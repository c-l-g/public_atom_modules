==> flow/design.v <==
module edge_generator #(
	parameter	MODE	= "NORMAL"    
)(
	input		clk,
	input		rst_n,
	input		in,
	output		raising,
	output		falling
);
reg		in_d0;
reg		in_d1;
reg		raising_reg;
reg		falling_reg;
always@(posedge clk )begin
	if(~rst_n)begin
		in_d0      	 <= 1'b0;    
        in_d1        <= 1'b0;   
        raising_reg  <= 1'b0;   
        falling_reg  <= 1'b0;
	end else begin
		in_d0        <= in;  
        in_d1  		 <= in_d0;	     
		if(MODE == "NORMAL")begin
			raising_reg  <= {in_d0,in} == 2'b01 ;
			falling_reg	 <= {in_d0,in} == 2'b10 ;
		end else if(MODE == "BEST")begin
			raising_reg  <= {in_d1,in_d0} == 2'b01 ;
			falling_reg  <= {in_d1,in_d0} == 2'b10 ;
		end else begin
			raising_reg  <= 1'b0;   
			falling_reg  <= 1'b0;
end end end
assign	raising	= (MODE == "FAST")? {in_d0,in} == 2'b01 : raising_reg;
assign	falling	= (MODE == "FAST")? {in_d0,in} == 2'b10 : falling_reg;
endmodule
`timescale 1ns/1ps
module latency_dynamic #(
	parameter	LSIZE	= 10
)(
	input		        clk	,
	input		        rst_n	,
    input [LSIZE-1:0]   lat     ,
	input		        d       ,
	output		        q
);
wire    clock;
assign  clock = clk;
wire	d_falling;
wire	d_raising;
edge_generator #(
	.MODE	("FAST")    
)edge_generator_inst(
	.clk			(clock			),
	.rst_n          (rst_n          ),
	.in             (d             	),
	.raising        (d_raising     	),
	.falling        (d_falling     	)
);
reg [LSIZE-1:0]	fedge_cnt;
reg [LSIZE-1:0]	redge_cnt;
always@(posedge clock )begin
	if(~rst_n)	fedge_cnt	<= {LSIZE{1'b0}};
	else begin
		if(fedge_cnt == {LSIZE{1'b0}})begin
			if(d_falling)
					fedge_cnt	<= 10'd1;
			else	fedge_cnt	<= {LSIZE{1'b0}};
		end else begin
			if(fedge_cnt == lat-1'b1)
					fedge_cnt	<= {LSIZE{1'b0}};
			else	fedge_cnt	<= fedge_cnt + 1'd1;
end end end
always@(posedge clock )begin
	if(~rst_n)	redge_cnt	<= {LSIZE{1'b0}};
	else begin
		if(redge_cnt == {LSIZE{1'b0}})begin
			if(d_raising)
					redge_cnt	<= 10'd1;
			else	redge_cnt	<= {LSIZE{1'b0}};
		end else begin
			if(redge_cnt == lat-1'b1)
					redge_cnt	<= {LSIZE{1'b0}};
			else	redge_cnt	<= redge_cnt + 1'd1;
end end end
reg	q_reg;
always@(posedge clock )begin
	if(~rst_n)	q_reg	<= 1'b0;
	else if(fedge_cnt == lat-1'b1)
				q_reg	<= 1'b0;
	else if(redge_cnt == lat-1'b1)
				q_reg	<= 1'b1;
	else		q_reg	<= q_reg;
end
assign	q	= q_reg;
endmodule
==> From RTL to reports: latency_dynamic <==
Tool output for the design above, in the order of the flow.
Line numbers count from 1 in the design file above.
Operators: Yosys type, input widths -> output width; for muxes data width and select width s.
Library cell names are shortened.
{ "inputs": {"design": "latency_dynamic", "clock": "clk", "lib": "sky130hd", "corner": "tt_025C_1v80"} }

==> After elaboration <==
Yosys after proc, flatten, opt, wreduce and memory -nomap, before mapping. Enables and synchronous resets that opt folds into registers are not counted as muxes. Memory bits, and registers merged into a memory's read port (data or address), are not among the register bits. Print and check cells are not counted. Equal cells are merged and count once.
{ "op_classes": {"addsub": 3, "mul": 0, "div_mod_pow": 0, "cmp": 0, "n_eq": 4, "shift": 0, "n_mux": 6, "logic": 1, "reduce_logical": 3} }
{ "op_table": {"columns": ["operator", "count"], "rows": [
  ["$mux 10", 4],
  ["$add 10x1->10 const B", 2],
  ["$eq 10x10->1", 2],
  ["$logic_not 10->1", 2],
  ["$sub 10x1->10 const B", 1],
  ["$eq 2x1->1 const B", 1],
  ["$eq 2x2->1 const B", 1],
  ["$reduce_or 2->1", 1],
  ["$mux 1", 2],
  ["$not 1->1", 1]
]} }
{ "bits": {"reg_bits": 22, "latchBits": 0, "ramBits": 0, "mem_bits_ro": 0, "clocked_rd_ports_x_width": 0, "mem_count": 0, "output_inout_bits": 1} }

==> Logic depth <==
Depth = most cells in a row (Yosys ltp): at word level without a register or memory, in the mapped netlist without a sequential cell, where the memories' decode and read muxes count.
{ "depth": {"depth_word": 4, "ABC_AREA": 1, "mapped_depth": 15, "depth_no_buf": 15} }

==> Synthesis result <==
Yosys stat after the flow's synthesis: flattened, memories mapped to cells. It holds for the ABC_AREA given above (unset counts as 0); a run with the other value may have another netlist.
The area totals of this step are shown rounded.
{ "synth_totals": {"cells": 307, "mapped_area_um2": 1930, "flip_flops": 22, "buffers": 0} }
{ "types": {"columns": ["cell", "count"], "rows": [
  ["dfxtp_1", 22],
  ["nand2_1", 75],
  ["nand3_1", 48],
  ["inv_1", 50],
  ["nor2_2", 22],
  ["xor2_1", 14],
  ["nor2_1", 29],
  ["ha_1", 5],
  ["nand4_1", 9],
  ["nand3_2", 5],
  ["nand2_4", 4],
  ["xnor3_1", 2],
  ["nand2_2", 7],
  ["nor2_4", 3],
  ["nor3_1", 4],
  ["xnor2_1", 2],
  ["a31oi_1", 2],
  ["nor4_1", 2]
]} }
Other cell types: 2; their cells: 2.

==> Path before layout <==
Source: OpenSTA report_checks on the synthesized netlist (no wires, ideal clock, input and output delay 20% of the period each), path of least setup slack; recovery checks are left aside. Register names are those of the netlist, which keeps one name where synthesis merged equal registers.
{ "synth_path": {"path_kind": "input port to flip-flop", "from": "input port lat[0]", "to": "register fedge_cnt[2]", "period_ns": 2.77, "setup_time_ns": 0.117, "t_first_pin_ns": 0.554, "arrival_time_ns": 1.729, "required_ns": 2.653, "setup_slack_ns": 0.925, "path_delay_ns": 1.292, "stages": 11, "n_path_buf": 0, "period_less_setup_slack_ns": 1.845} }
"path_delay_ns" = arrival - input delay + setup time.
"stages" counts driving pins, that of a launching flip-flop among them; a cell with two outputs on the path counts twice.
"period_less_setup_slack_ns" is the clock period less the worst setup slack; recovery checks do not enter. This is arithmetic on one report: input and output delays are still those of the set period (20% each).
Between the ends stands the longest chain of elaborated cells between them, by number of cells; it is not shown to be the way that was timed. Of several equally long chains one is given.
Each line given opens the expression or statement behind the cell; cells for indexed reads and writes are added by Yosys, which also makes memories of some case tables.
At most two assigning lines are given for a register; there are more.
{ "synth_between": {"path_cell_list": "inv_2 > ha_1 > nand2_2 > nor2_2 > nand2_1 > nand3_1 > nand2_1 > nor2_2 > nand3_2 > nand2_4 > nor2_2", "elab_chain_cells": 4, "cone_cells": 4, "cone_classes": "add/sub (1); eq/ne (1); mux (2)"} }
{ "synth_lines": {"columns": ["item", "line_no", "rtl"], "rows": [
  ["start, declared", 42, "input [LSIZE-1:0]   lat     ,"],
  ["$sub 10x1->10", 69, "if(fedge_cnt == lat-1'b1)"],
  ["$eq 10x10->1", 69, null],
  ["$mux 10", 69, null],
  ["$mux 10", 64, "if(fedge_cnt == {LSIZE{1'b0}})begin"],
  ["end, assigned", 62, "if(~rst_n) fedge_cnt <= {LSIZE{1'b0}};"],
  ["end, assigned", 71, "else fedge_cnt <= fedge_cnt + 1'd1;"],
  ["end, declared", 59, "reg [LSIZE-1:0] fedge_cnt;"]
]} }

==> Timing after layout <==
From the final timing report of flow run 1: the path of least setup slack in the routed layout; clock arrival at registers is part of the times.
{ "layout_path": {"path_kind": "input port to flip-flop", "from": "input port lat[1]", "to": "register q_reg", "period_ns": 1.67, "setup_time_ns": 0.06, "t_first_pin_ns": 0.33, "arrival_time_ns": 1.83, "required_ns": 1.87, "setup_slack_ns": 0.04, "stages": 15, "n_path_buf": 1} }
Between the ends stands the longest chain of elaborated cells between them, by number of cells; it is not shown to be the way that was timed. Of several equally long chains one is given.
At most two assigning lines are given for a register; there are more.
{ "layout_between": {"path_cell_list": "buf_4 > inv_2 > ha_4 > inv_2 > nand2_2 > nand2_2 > nand2_1 > nand2_1 > nor2_1 > nand3_1 > nor2_1 > nand2_1 > nor2_2 > nor2_2 > nor2_1", "elab_chain_cells": 3, "cone_cells": 4, "cone_classes": "add/sub (1); eq/ne (2); reduce/logical (1)"} }
{ "layout_lines": {"columns": ["item", "line_no", "rtl"], "rows": [
  ["start, declared", 42, "input [LSIZE-1:0]   lat     ,"],
  ["$sub 10x1->10", 88, "else if(fedge_cnt == lat-1'b1)"],
  ["$eq 10x10->1", 88, null],
  ["$reduce_or 2->1", null, null],
  ["end, assigned", 87, "if(~rst_n) q_reg <= 1'b0;"],
  ["end, assigned", 92, "else q_reg <= q_reg;"],
  ["end, declared", 85, "reg q_reg;"]
]} }

Add stored flow runs of latency_dynamic

Top module latency_dynamic; platform sky130hd; tools Yosys and OpenROAD; 2 stored runs in no particular order. Input and output delays are each 20% of the period that was set; the output load is 0.01 pF.
"timing.worst_path_ns" is the time allowed to the run's worst setup path (the clock period less input and output delay, where it has them) less its slack. Clock arrival times count: a late capture clock shortens it, a late launch clock lengthens it.
"power_uw" rests on the timing tool's default activity at the inputs, not on a simulated workload.
Results are given in rounded form.
[
  {
    "run": "flow run 1",
    "settings": { "period_ns": 1.67, "CORE_UTILIZATION": 16, "PLACE_DENSITY": 0.95, "CORE_MARGIN": 2, "ABC_AREA": 1, "CTS_CLUSTER_SIZE": 23, "CAP_MARGIN": 0, "MIN_ROUTING_LAYER": "met2", "MAX_ROUTING_LAYER": "met4", "SLEW_MARGIN": 20 },
    "results": { "timing.worst_path_ns": 1.30, "critical_path_kind": "input port to flip-flop", "final_die_area_um2": 13000, "power_uw": 1470, "worst_setup_slack_ns": 0.038, "hold_ws_ns": 0.499, "final_cell_area_um2": 2640, "synth_area_um2": 1930 }
  },
  {
    "run": "flow run 2",
    "settings": { "period_ns": 2.39, "CORE_UTILIZATION": 70, "SETUP_SLACK_MARGIN": 0.66, "PLACE_DENSITY_LB_ADDON": 0.07, "HOLD_SLACK_MARGIN": 0.16, "CORE_MARGIN": 5, "TNS_END_PERCENT": 95, "ABC_AREA": 0, "GPL_TIMING_DRIVEN": 0, "MAX_ROUTING_LAYER": "met5", "CAP_MARGIN": 20, "SLEW_MARGIN": 20 },
    "results": { "final_cell_area_um2": 1810, "timing.worst_path_ns": 1.90, "critical_path_kind": "input port to flip-flop", "hold_ws_ns": 0.524, "power_uw": 758, "final_die_area_um2": 3130, "synth_area_um2": 1480, "worst_setup_slack_ns": 0.010 }
  }
]
